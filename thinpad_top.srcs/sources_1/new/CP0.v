==> flow/design.v <==
module CP0 (
	input clk,     
	input rst,   
	input wire[4:0] read_addr_i,
	input wire read_enabled,
	output reg[31:0] read_data_o,
	input wire[4:0] write_addr_i,
	input wire write_enabled,
	input wire[31:0] write_data_i,
	output reg[31:0] cp0_status_o,
	output reg[31:0] cp0_cause_o,
	output reg[31:0] cp0_epc_o,
	output reg[31:0] cp0_ebase_o,
    output wire[31:0] cp0_index_o,
    output wire[31:0] cp0_entryhi_o,
    output wire[31:0] cp0_entrylo0_o,
    output wire[31:0] cp0_entrylo1_o,
    output wire[31:0] cp0_random_o,
    input wire[31:0] excp_type_i,
    input wire[31:0] excp_inst_addr_i, 
    input wire excp_in_delay_slot_i,
    input wire[31:0] excp_bad_addr,
    input wire is_load_i,    
    input wire is_store_i
);
    reg[31:0] cp0_registers[31:0];
    assign cp0_index_o=cp0_registers[5'b00000];
    assign cp0_entryhi_o=cp0_registers[5'b01010];
    assign cp0_entrylo0_o=cp0_registers[5'b00010];
    assign cp0_entrylo1_o=cp0_registers[5'b00011];
    assign cp0_random_o=cp0_registers[5'b00001];
	always @(posedge clk) begin
        if(rst) begin
                cp0_registers[0] <= 0;
                cp0_registers[1] <= 16-1; 
                cp0_registers[2] <= 0;
                cp0_registers[3] <= 0;
                cp0_registers[4] <= 0;
                cp0_registers[5] <= 0;
                cp0_registers[6] <= 0;
                cp0_registers[7] <= 0;
                cp0_registers[8] <= 0;
                cp0_registers[9] <= 0;
                cp0_registers[10] <= 0;
                cp0_registers[11] <= 0;
                cp0_registers[12] <= 0;
                cp0_registers[13] <= 0;
                cp0_registers[14] <= 0;
                cp0_registers[15] <= 0;
                cp0_registers[16] <= 0;
                cp0_registers[17] <= 0;
                cp0_registers[18] <= 0;
                cp0_registers[19] <= 0;
                cp0_registers[20] <= 0;
                cp0_registers[21] <= 0;
                cp0_registers[22] <= 0;
                cp0_registers[23] <= 0;
                cp0_registers[24] <= 0;
                cp0_registers[25] <= 0;
                cp0_registers[26] <= 0;
                cp0_registers[27] <= 0;
                cp0_registers[28] <= 0;
                cp0_registers[29] <= 0;
                cp0_registers[30] <= 0;
                cp0_registers[31] <= 0;
                cp0_registers[5'b01111] <= 32'h80001000;
        end else begin
            if (cp0_registers[5'b00001]>cp0_registers[5'b00110]) begin
                cp0_registers[5'b00001] <=cp0_registers[5'b00001]-1;
            end else begin
                cp0_registers[5'b00001] <=16-1; 
            end
            if(write_enabled == 1) begin 
            	case (write_addr_i)
            		5'b01100: begin
            			cp0_registers[5'b01100] <= write_data_i;
            		end
            		5'b01110: begin
            			cp0_registers[5'b01110] <= write_data_i;
            		end
            		5'b01101: begin
            			cp0_registers[5'b01101][9:8] <= write_data_i[9:8];
						cp0_registers[5'b01101][23:22] <= write_data_i[23:22];
            		end
            	endcase
                cp0_registers[write_addr_i] <= write_data_i; 
            end           
            if(excp_type_i[17] == 1) begin 
                if(excp_in_delay_slot_i == 1) begin 
                    cp0_registers[5'b01110] <= excp_inst_addr_i - 4;
                    cp0_registers[5'b01101][31] <= 1;
                end else begin 
                    cp0_registers[5'b01110] <= excp_inst_addr_i ;
                    cp0_registers[5'b01101][31] <= 0;    
                end
                cp0_registers[5'b01100][1] <= 1;    
                cp0_registers[5'b01101][6:2] <= 5'b00000;         
            end
            if(excp_type_i[13] == 1) begin 
                if(excp_in_delay_slot_i == 1) begin 
                    cp0_registers[5'b01110] <= excp_inst_addr_i - 4;
                    cp0_registers[5'b01101][31] <= 1;
                end else begin 
                    cp0_registers[5'b01110] <= excp_inst_addr_i ;
                    cp0_registers[5'b01101][31] <= 0;    
                end
                cp0_registers[5'b01100][1] <= 1;    
                cp0_registers[5'b01101][6:2] <= 5'b00100;         
                cp0_registers[5'b01000] <= excp_bad_addr;       
            end
            if(excp_type_i[14] == 1) begin 
                if(excp_in_delay_slot_i == 1) begin 
                    cp0_registers[5'b01110] <= excp_inst_addr_i - 4;
                    cp0_registers[5'b01101][31] <= 1;
                end else begin 
                    cp0_registers[5'b01110] <= excp_inst_addr_i;
                    cp0_registers[5'b01101][31] <= 0;    
                end
                cp0_registers[5'b01100][1] <= 1;    
                cp0_registers[5'b01101][6:2] <= 5'b00101;                
                cp0_registers[5'b01000] <= excp_bad_addr;       
            end
            if(excp_type_i[8] == 1) begin 
                    if(excp_in_delay_slot_i == 1) begin 
                        cp0_registers[5'b01110] <= excp_inst_addr_i - 4;
                        cp0_registers[5'b01101][31] <= 1;
                    end else begin 
                        cp0_registers[5'b01110] <= excp_inst_addr_i;
                        cp0_registers[5'b01101][31] <= 0;    
                    end
                cp0_registers[5'b01100][1] <= 1;    
                cp0_registers[5'b01101][6:2] <= 5'b01000;                
            end
            if(excp_type_i[7] == 1) begin 
                    if(excp_in_delay_slot_i == 1) begin 
                        cp0_registers[5'b01110] <= excp_inst_addr_i - 4;
                        cp0_registers[5'b01101][31] <= 1;
                    end else begin 
                        cp0_registers[5'b01110] <= excp_inst_addr_i;
                        cp0_registers[5'b01101][31] <= 0;    
                    end
                cp0_registers[5'b01100][1] <= 1;    
                cp0_registers[5'b01101][6:2] <= 5'b01001;                
            end
            if(excp_type_i[9] == 1) begin 
                if(excp_in_delay_slot_i == 1) begin 
                    cp0_registers[5'b01110] <= excp_inst_addr_i - 4;
                    cp0_registers[5'b01101][31] <= 1;
                end else begin 
                    cp0_registers[5'b01110] <= excp_inst_addr_i;
                    cp0_registers[5'b01101][31] <= 0;    
                end
                cp0_registers[5'b01100][1] <= 1;    
                cp0_registers[5'b01101][6:2] <= 5'b01010;                
            end
            if(excp_type_i[11] == 1) begin 
                if(excp_in_delay_slot_i == 1) begin 
                    cp0_registers[5'b01110] <= excp_inst_addr_i - 4;
                    cp0_registers[5'b01101][31] <= 1;
                end else begin 
                    cp0_registers[5'b01110] <= excp_inst_addr_i;
                    cp0_registers[5'b01101][31] <= 0;    
                end
                cp0_registers[5'b01100][1] <= 1;    
                cp0_registers[5'b01101][6:2] <= 5'b01100;                
            end
            if(excp_type_i[12] == 1) begin 
                cp0_registers[5'b01100][1] <= 0;    
            end
            if(excp_type_i[16] == 1) begin 
                if(excp_in_delay_slot_i == 1) begin 
                    cp0_registers[5'b01110] <= excp_inst_addr_i - 4;
                    cp0_registers[5'b01101][31] <= 1;
                end else begin 
                    cp0_registers[5'b01110] <= excp_inst_addr_i;
                    cp0_registers[5'b01101][31] <= 0;    
                end
                cp0_registers[5'b01100][1] <= 1;    
                if (is_load_i) begin cp0_registers[5'b01101][2]<=1; end  
                if (is_store_i) begin cp0_registers[5'b01101][3]<=1; end  
                cp0_registers[5'b01000] <= excp_bad_addr;       
            end
            if(excp_type_i[15] == 1) begin 
                if(excp_in_delay_slot_i == 1) begin 
                    cp0_registers[5'b01110] <= excp_inst_addr_i - 4;
                    cp0_registers[5'b01101][31] <= 1;
                end else begin 
                    cp0_registers[5'b01110] <= excp_inst_addr_i;
                    cp0_registers[5'b01101][31] <= 0;    
                end
                cp0_registers[5'b01100][1] <= 1;    
                cp0_registers[5'b01101][6:2] <= 5'b00100;      
                cp0_registers[5'b01000] <= excp_inst_addr_i;       
            end
        end
    end
    always @(*) begin
        if(rst) begin
            read_data_o <= 32'h0;
            cp0_epc_o <= 32'h0;
            cp0_cause_o <= 32'h0;
            cp0_status_o <= 32'h0;
            cp0_ebase_o <= cp0_registers[5'b01111];
        end else begin
            read_data_o <= 32'h0;
            if (read_enabled == 1 && write_enabled == 1 && read_addr_i == write_addr_i) begin
                read_data_o <= write_data_i;
            end else if (read_enabled == 1) begin
                read_data_o <= cp0_registers[read_addr_i];
            end 
            if(write_enabled == 1 && write_addr_i == 5'b01110) begin 
                cp0_epc_o <= write_data_i;
            end else begin
                cp0_epc_o <= cp0_registers[5'b01110];
            end
            if(write_enabled == 1 && write_addr_i == 5'b01101) begin 
                cp0_cause_o <= write_data_i;
            end else begin
                cp0_cause_o <= cp0_registers[5'b01101];
            end
            if(write_enabled == 1 && write_addr_i == 5'b01100) begin 
                cp0_status_o <= write_data_i;
            end else begin
                cp0_status_o <= cp0_registers[5'b01100];
            end
            cp0_ebase_o <= cp0_registers[5'b01111];
        end
    end
endmodule
Tool chain data of CP0
The steps from the RTL of CP0 to its reports follow in flow order.
Line numbers count from 1 in the design file above.
Library cell names are shortened.
Not given: n/a

set-up
  top = CP0
  clock port = clk
  library = sky130hd
  library corner = tt_025C_1v80

Elaborated design
Yosys after proc, flatten, opt, wreduce and memory -nomap, before mapping. Enables and synchronous resets that opt folds into registers are not counted as muxes. Memory bits, and registers merged into a memory's read port (data or address), are not among the register bits. Print and check cells are not counted.
Yosys's memory passes give these memory sizes; they may raise the number of words (mostly to a power of two), join words into wider ones and drop unused or constant bits.

cells by class
  add/sub/neg operators = 2
  order comparisons = 1
  equality and inequality tests = 74
  multiplexer cells = 292
  bitwise operators = 866
  reduce/logical cells = 5

operators with widths
  kind                                                                    number
  32-bit two-way mux                                                      173
  1-bit AND                                                               410
  5-bit equality test (second input constant)                             60
  1-bit NOT                                                               269
  1-bit AND (second input constant)                                       128
  1-bit two-way mux                                                       110
  1-bit OR                                                                59
  5-bit equality test (both inputs constant)                              10
  5-bit two-way mux                                                       8
  32-bit by 1-bit subtractor with 32-bit output (second input constant)   1
  32-bit by 3-bit subtractor with 32-bit output (second input constant)   1
  32-bit greater-than comparator                                          1
  5-bit by 4-bit equality test with 1-bit output (second input constant)  3
  1-bit logical AND                                                       5
  5-bit equality test                                                     1
  3-bit two-way mux                                                       1

bit counts
  register bits after elaboration = 0
  memory bits (writable) = 1024
  memory cells = 1
  input bits = 145
  output and inout bits = 320
  elaborated cells = 1241

memory list
  memory         words  bits a word  RTL line  source
  cp0_registers  32     32           26        reg[31:0] cp0_registers[31:0];

Longest topological paths
Depth = most cells in a row (Yosys ltp): at word level without a register or memory, in the mapped netlist without a sequential cell, where the memories' decode and read muxes count.

logic depth
  depth in word-level cells = 65
  ABC_AREA = 0
  depth in mapped cells = 11
  mapped depth without buffers = 10

After synthesis
The flow's flattened synthesis, as Yosys stat reports it; memories are mapped. The netlist is that of the ABC_AREA named above (0 if unset); the other value can give another one.

synthesis totals
  cell count = 4451
  cell area after synthesis = 55303.0 um^2
  sequential part of the area = 30749.5 um^2
  flip-flops = 1024
  buffer cells = 470

cells by type
  type      number  total area (um^2)
  edfxtp_1  1024    3.07E+04
  mux4_2    320     7.21E+03
  and2_1    866     5.42E+03
  o21ai_0   328     1.64E+03
  clkbuf_1  420     1.58E+03
  nand2_1   295     1.11E+03
  a21oi_1   151     755.725
  nor2_1    179     671.894
  mux2i_1   58      580.557
  a21o_1    74      555.533
  ha_1      34      425.408
  xnor2_1   46      402.886
  nor3_1    79      395.379
  xor2_1    26      227.718
  and3_1    36      225.216
  inv_1     59      221.462
  nor4_1    28      175.168
  buf_1     45      168.912

Other cell types: 60; their cells: 383.

Worst setup path after synthesis
Source: OpenSTA report_checks on the synthesized netlist (no wires, ideal clock, input and output delay 20% of the period each), path of least setup slack; recovery checks are left aside. Register names are those of the netlist, which keeps one name where synthesis merged equal registers.

timing after synthesis
  path type = input to register
  from = in excp_type_i[8]
  to = mem cp0_registers[11][0]
  period = 4.92 ns
  external input delay = 0.984 ns
  library setup time = 0.442 ns
  launch time at the first pin = 0.984 ns
  arrival time = 4.432 ns
  required time = 4.478 ns
  setup slack = 0.046 ns
  path delay = 3.890 ns
  stages on the path = 9
  path buffers = 3
  synthesis period reached = 4.874 ns

"path delay" = arrival - input delay + setup time.
"stages on the path" counts driving pins, that of a launching flip-flop among them; a cell with two outputs on the path counts twice.
"synthesis period reached" = period - worst setup slack (recovery checks aside). The figure is calculated, with input and output delays left at 20% of the set period.

on the way, after synthesis
  path through = clkbuf_1 or2_1 nor4_1 o311ai_1 nor2_1 nand3_1 clkbuf_1 clkbuf_1 o21ai_0

RTL lines, path after synthesis
  item                RTL line  source
  start: declaration  19        input wire[31:0] excp_type_i,
  end: declaration    26        reg[31:0] cp0_registers[31:0];

No chain of elaborated cells between the ends is given.

Path in the finished layout
From the final timing report of job 1: the path of least setup slack in the routed layout; clock arrival at registers is part of the times.

timing after layout
  path type = input to output
  from = in read_addr_i[0]
  to = out read_data_o[23]
  period = 3.81 ns
  external input delay = 0.76 ns
  external output delay = 0.76 ns
  launch time at the first pin = 0.76 ns
  arrival time = 3.03 ns
  required time = 3.05 ns
  setup slack = 0.02 ns
  stages on the path = 9
  path buffers = 5

The rows between start and end are the longest chain of elaborated cells between them; the timing report does not say that the signal goes this way. Where chains are equally long, one stands for them.
A line is the first line of the expression or statement that the cell stems from. Yosys adds cells for indexed reads and writes and turns some case tables into memories.
The chain passes a memory read, where the word-level depth is cut; so it can be longer than that depth.

on the way, after layout
  path through = buf_16 buf_16 buf_16 buf_8 mux4_2 mux4_2 mux2i_1 o21ai_0 clkdlybuf4s15_1
  cells in the longest elaborated chain = 4
  elaborated cells between the ends (all ways) = 6
  source lines of those cells = 4
  those cells by class = eq/ne (1); mux (3); reduce/logical (1); memory (1)

RTL lines, path after layout
  item                     RTL line  source
  start: declaration       4         input wire[4:0] read_addr_i,
  memory read 32 x 32 bit  26        reg[31:0] cp0_registers[31:0];
  32-bit two-way mux       208       end else if (read_enabled == 1) begin
  32-bit two-way mux       206       if (read_enabled == 1 && write_enabled == 1 && read_addr_i == write_addr_i) begin
  32-bit two-way mux       198       if(rst) begin
  end: declaration         6         output reg[31:0] read_data_o,

Module CP0, platform sky130hd: 2 stored runs of the flow (Yosys, OpenROAD) with differing settings, in no particular order. Input and output delays are each 20% of the period that was set; the output load is 0.01 pF.
"achieved period" means the clock period less the worst setup slack. The figure is calculated, with input and output delays left at 20% of the set period.
Settings: n/a = not set for that run.

item                                  job 1     job 2
period_ns                             3.81      9.2
CORE_UTILIZATION                      31        37
PLACE_DENSITY_LB_ADDON                0.24      0.12
CORE_MARGIN                           10        2
CELL_PAD_IN_SITES_GLOBAL_PLACEMENT    2         3
GPL_ROUTABILITY_DRIVEN                1         0
CTS_CLUSTER_SIZE                      33        51
CTS_CLUSTER_DIAMETER                  113       384
MAX_ROUTING_LAYER                     met5      n/a
CAP_MARGIN                            20        25
SLEW_MARGIN                           20        40
CORE_ASPECT_RATIO                     n/a       1.83
CELL_PAD_IN_SITES_DETAIL_PLACEMENT    n/a       0
TNS_END_PERCENT                       n/a       60
GPL_TIMING_DRIVEN                     n/a       1
MIN_ROUTING_LAYER                     n/a       met1
smallest hold slack (ns)              0.552     0.858
worst setup slack after layout (ns)   0.022     2.006
achieved period (ns)                  3.788     7.194
chip area in the Yosys report (um^2)  55303.0   55303.0
post-route utilization (%)            40.3      42.9
area of the die (um^2)                195691.0  152718.0
